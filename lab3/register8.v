==> flow/design.v <==
module register8(clk, writeEn, writeAddr, writeData, rdAddrA, rdAddrB, dataA, dataB);
input clk, writeEn;
input [2:0] writeAddr, rdAddrA, rdAddrB;
input [7:0] writeData;
output [7:0] dataA, dataB;
reg [7:0] dataA, dataB;
reg[7:0] registers[0:7];
always @(posedge clk) begin
	if (writeEn==1) begin
		registers[writeAddr]<=writeData;
	end
end
always @* begin
	if (rdAddrA == writeAddr)
		dataA = writeData;
        else
                dataA = registers[rdAddrA];
end
always @* begin
	if (rdAddrB == writeAddr)
		dataB = writeData;
	else
		dataB = registers[rdAddrB];
end
endmodule
* Reports on register8
What the tools print for register8, step after step.
Lines are those of the file above, counted from 1.
Operators carry their Yosys type and port widths (W data, S select, Z words).
The mark n/a stands for no value.
- Top :: register8
- Clock port :: clk
- Standard-cell library :: sky130hd
- Library corner :: tt_025C_1v80

* Word level
Counts by Yosys on the flattened word-level netlist (proc, flatten, opt, wreduce; memories kept). Register bits leave out memories and registers merged into their read ports (data or address); mux counts leave out enables and synchronous resets folded into registers. Print and check cells are left out. Cells with the same type and inputs are merged into one.
Yosys's memory passes give these memory sizes; they may raise the number of words (mostly to a power of two), join words into wider ones and drop unused or constant bits.
- Register bits after elaboration :: 0
- Bits in writable memories :: 64
- Memories kept :: 1
- Bits of input ports :: 19
- Output and inout port bits :: 16
- Cells after elaboration :: 8
** Memory list
- registers :: depth 8, width 8, read ports 2, write ports 1, line 7 : reg[7:0] registers[0:7];
- Equality and inequality tests :: 2
- Multiplexer cells :: 5
** Operators by type and width (count)
- $mux W8 :: 3
- $eq A3 B3 Y1 :: 2
- $mux W3 :: 1
- $mux W1 :: 1

* Logic depth
Depth = most cells in a row (Yosys ltp): at word level without a register or memory, in the mapped netlist without a sequential cell, where the memories' decode and read muxes count.
- Depth in word-level cells :: 2
- ABC_AREA :: 0
- Depth in mapped cells :: 5

* Netlist
Yosys stat after the flow's synthesis: flattened, memories mapped to cells. It holds for the ABC_AREA given above (unset counts as 0); a run with the other value may have another netlist.
The area totals of this step are shown rounded.
- Cells in the netlist :: 237
- Mapped area :: 3400 µm²
- Mapped flip-flops :: 64
- Buffer cells :: 16
** Cell types
- sky130_fd_sc_hd__edfxtp_1 :: count 64, area in all 1.92E+03 µm²
- sky130_fd_sc_hd__mux2_2 :: count 32, area in all 360.346 µm²
- sky130_fd_sc_hd__mux2i_1 :: count 32, area in all 320.307 µm²
- sky130_fd_sc_hd__a22o_1 :: count 16, area in all 140.134 µm²
- sky130_fd_sc_hd__o31ai_1 :: count 15, area in all 112.608 µm²
- sky130_fd_sc_hd__nand4_1 :: count 16, area in all 100.096 µm²
- sky130_fd_sc_hd__o22ai_1 :: count 16, area in all 100.096 µm²
- sky130_fd_sc_hd__buf_4 :: count 6, area in all 45.043 µm²
- sky130_fd_sc_hd__xnor2_1 :: count 4, area in all 35.034 µm²
- sky130_fd_sc_hd__buf_6 :: count 3, area in all 33.782 µm²
- sky130_fd_sc_hd__xnor2_2 :: count 2, area in all 32.531 µm²
- sky130_fd_sc_hd__nor2_1 :: count 8, area in all 30.029 µm²
- sky130_fd_sc_hd__nand2b_1 :: count 4, area in all 25.024 µm²
- sky130_fd_sc_hd__buf_1 :: count 4, area in all 15.014 µm²
- sky130_fd_sc_hd__buf_2 :: count 3, area in all 15.014 µm²
- sky130_fd_sc_hd__nand2_1 :: count 4, area in all 15.014 µm²
- sky130_fd_sc_hd__and3_1 :: count 2, area in all 12.512 µm²
- sky130_fd_sc_hd__nor2b_1 :: count 2, area in all 12.512 µm²
Not listed: further types 3, cells in them 4.

* Worst setup path after synthesis
OpenSTA on the mapped netlist: ideal clock, no wires. The path of least setup slack (recovery checks aside). Input and output delay are each 20% of the period. Register names are those of the netlist, which keeps one name where synthesis merged equal registers.
- Path type :: in2out
- Start point :: input writeAddr[1]
- End point :: output dataB[0]
- Period :: 2.08 ns
- External input delay :: 0.416 ns
- Output delay :: 0.416 ns
- Launch time at the first pin :: 0.416 ns
- Data arrival time :: 1.462 ns
- Required time :: 1.664 ns
- Slack :: 0.202 ns
- Delay of the path :: 1.046 ns
- Driving pins on the path :: 5
- Synthesis period reached :: 1.878 ns
"delay of the path" = arrival - input delay + setup time.
A path that ends at an output port has no setup time.
"driving pins on the path" counts driving pins, that of a launching flip-flop among them; a cell with two outputs on the path counts twice.
"synthesis period reached" is the clock period less the worst setup slack; recovery checks do not enter. This is arithmetic on one report: input and output delays are still those of the set period (20% each).
Between the ends stands the longest chain of elaborated cells between them, by number of cells; it is not shown to be the way that was timed. Of several equally long chains one is given.
Each line given opens the expression or statement behind the cell; cells for indexed reads and writes are added by Yosys, which also makes memories of some case tables.
- Cell sequence :: sky130_fd_sc_hd__buf_6 sky130_fd_sc_hd__xnor2_1 sky130_fd_sc_hd__and3_1 sky130_fd_sc_hd__buf_6 sky130_fd_sc_hd__o31ai_1
- Length of the longest elaborated chain :: 2
- Elaborated cells between the ends (all ways) :: 2
- Source lines of those cells :: 1
** RTL lines, path after synthesis
- start: declaration :: line 3 : input [2:0] writeAddr, rdAddrA, rdAddrB;
- $eq A3 B3 Y1 :: line 20 : if (rdAddrB == writeAddr)
- $mux W8 :: line 20
- end: declaration :: line 5 : output [7:0] dataA, dataB;

* Worst path after layout
From the final timing report of run 1: the path of least setup slack in the routed layout; clock arrival at registers is part of the times.
- Path type :: in2out
- Start point :: input rdAddrA[1]
- End point :: output dataA[1]
- Period :: 2.18 ns
- External input delay :: 0.44 ns
- Output delay :: 0.44 ns
- Launch time at the first pin :: 0.44 ns
- Data arrival time :: 1.78 ns
- Required time :: 1.74 ns
- Slack :: -0.03 ns
- Driving pins on the path :: 7
Between the ends stands the longest chain of elaborated cells between them, by number of cells; it is not shown to be the way that was timed. Of several equally long chains one is given.
The chain passes a memory read, where the word-level depth is cut; so it can be longer than that depth.
- Cell sequence :: sky130_fd_sc_hd__dlygate4sd2_1 sky130_fd_sc_hd__buf_4 sky130_fd_sc_hd__or2b_1 sky130_fd_sc_hd__buf_4 sky130_fd_sc_hd__o22ai_2 sky130_fd_sc_hd__o31ai_2 sky130_fd_sc_hd__clkdlybuf4s15_2
- Length of the longest elaborated chain :: 2
- Elaborated cells between the ends (all ways) :: 3
- Source lines of those cells :: 2
** RTL lines, path after layout
- start: declaration :: line 3 : input [2:0] writeAddr, rdAddrA, rdAddrB;
- $mem_v2 Z8 W8 :: line 7 : reg[7:0] registers[0:7];
- $mux W8 :: line 14 : if (rdAddrA == writeAddr)
- end: declaration :: line 5 : output [7:0] dataA, dataB;

--- measured runs ---
Design register8 on sky130hd. What follows are 2 stored runs of the flow, each under its own settings; their order means nothing. The constraints put input and output delay at 20% of the set period each and load the outputs with 0.01 pF.
"period achieved" is the run's clock period less its worst setup slack. It is reckoned from that one timing run; input and output delays stay at 20% of the period that was set.
"critical setup path time": the worst setup path's part of the clock period (all of it between registers, 20% less for each end at a port) less its slack. A launch clock that arrives late makes it longer, a capture clock that arrives late makes it shorter.
By "total power of the final layout" is meant OpenSTA's value without simulated activity: inputs other than the clock are taken to toggle once in ten clock periods, and the tool carries that through the logic.
Values from the reports are rounded here.

** Run 1
- Settings :: period_ns=2.18; SETUP_SLACK_MARGIN=-0.04; CAP_MARGIN=20; CORE_MARGIN=2; CORE_UTILIZATION=40; SLEW_MARGIN=20
- Post-route worst hold slack :: 0.87 ns
- Overall die area :: 9100 µm²
- Utilization of the finished layout :: 56 %
- Chip area in the Yosys report :: 3400 µm²
- Total power of the final layout :: 3.2 mW
- Setup slack of the worst path :: -0.032 ns
- Period achieved :: 2.212 ns
- Critical setup path time :: 1.34 ns
- Worst setup path kind :: in2out
- Standard-cell area after layout :: 4600 µm²

** Run 2
- Settings :: period_ns=2.72; CORE_UTILIZATION=37; PLACE_DENSITY_LB_ADDON=0.18; CELL_PAD_IN_SITES_DETAIL_PLACEMENT=0; GPL_ROUTABILITY_DRIVEN=0; CTS_CLUSTER_SIZE=16; CTS_CLUSTER_DIAMETER=63; CAP_MARGIN=35; MAX_ROUTING_LAYER=met5; CORE_MARGIN=2; SLEW_MARGIN=20
- Post-route worst hold slack :: 1.00 ns
- Overall die area :: 9900 µm²
- Utilization of the finished layout :: 50 %
- Chip area in the Yosys report :: 3400 µm²
- Total power of the final layout :: 2.3 mW
- Setup slack of the worst path :: 0.044 ns
- Period achieved :: 2.676 ns
- Critical setup path time :: 1.59 ns
- Worst setup path kind :: in2out
- Standard-cell area after layout :: 4400 µm²
--- end ---
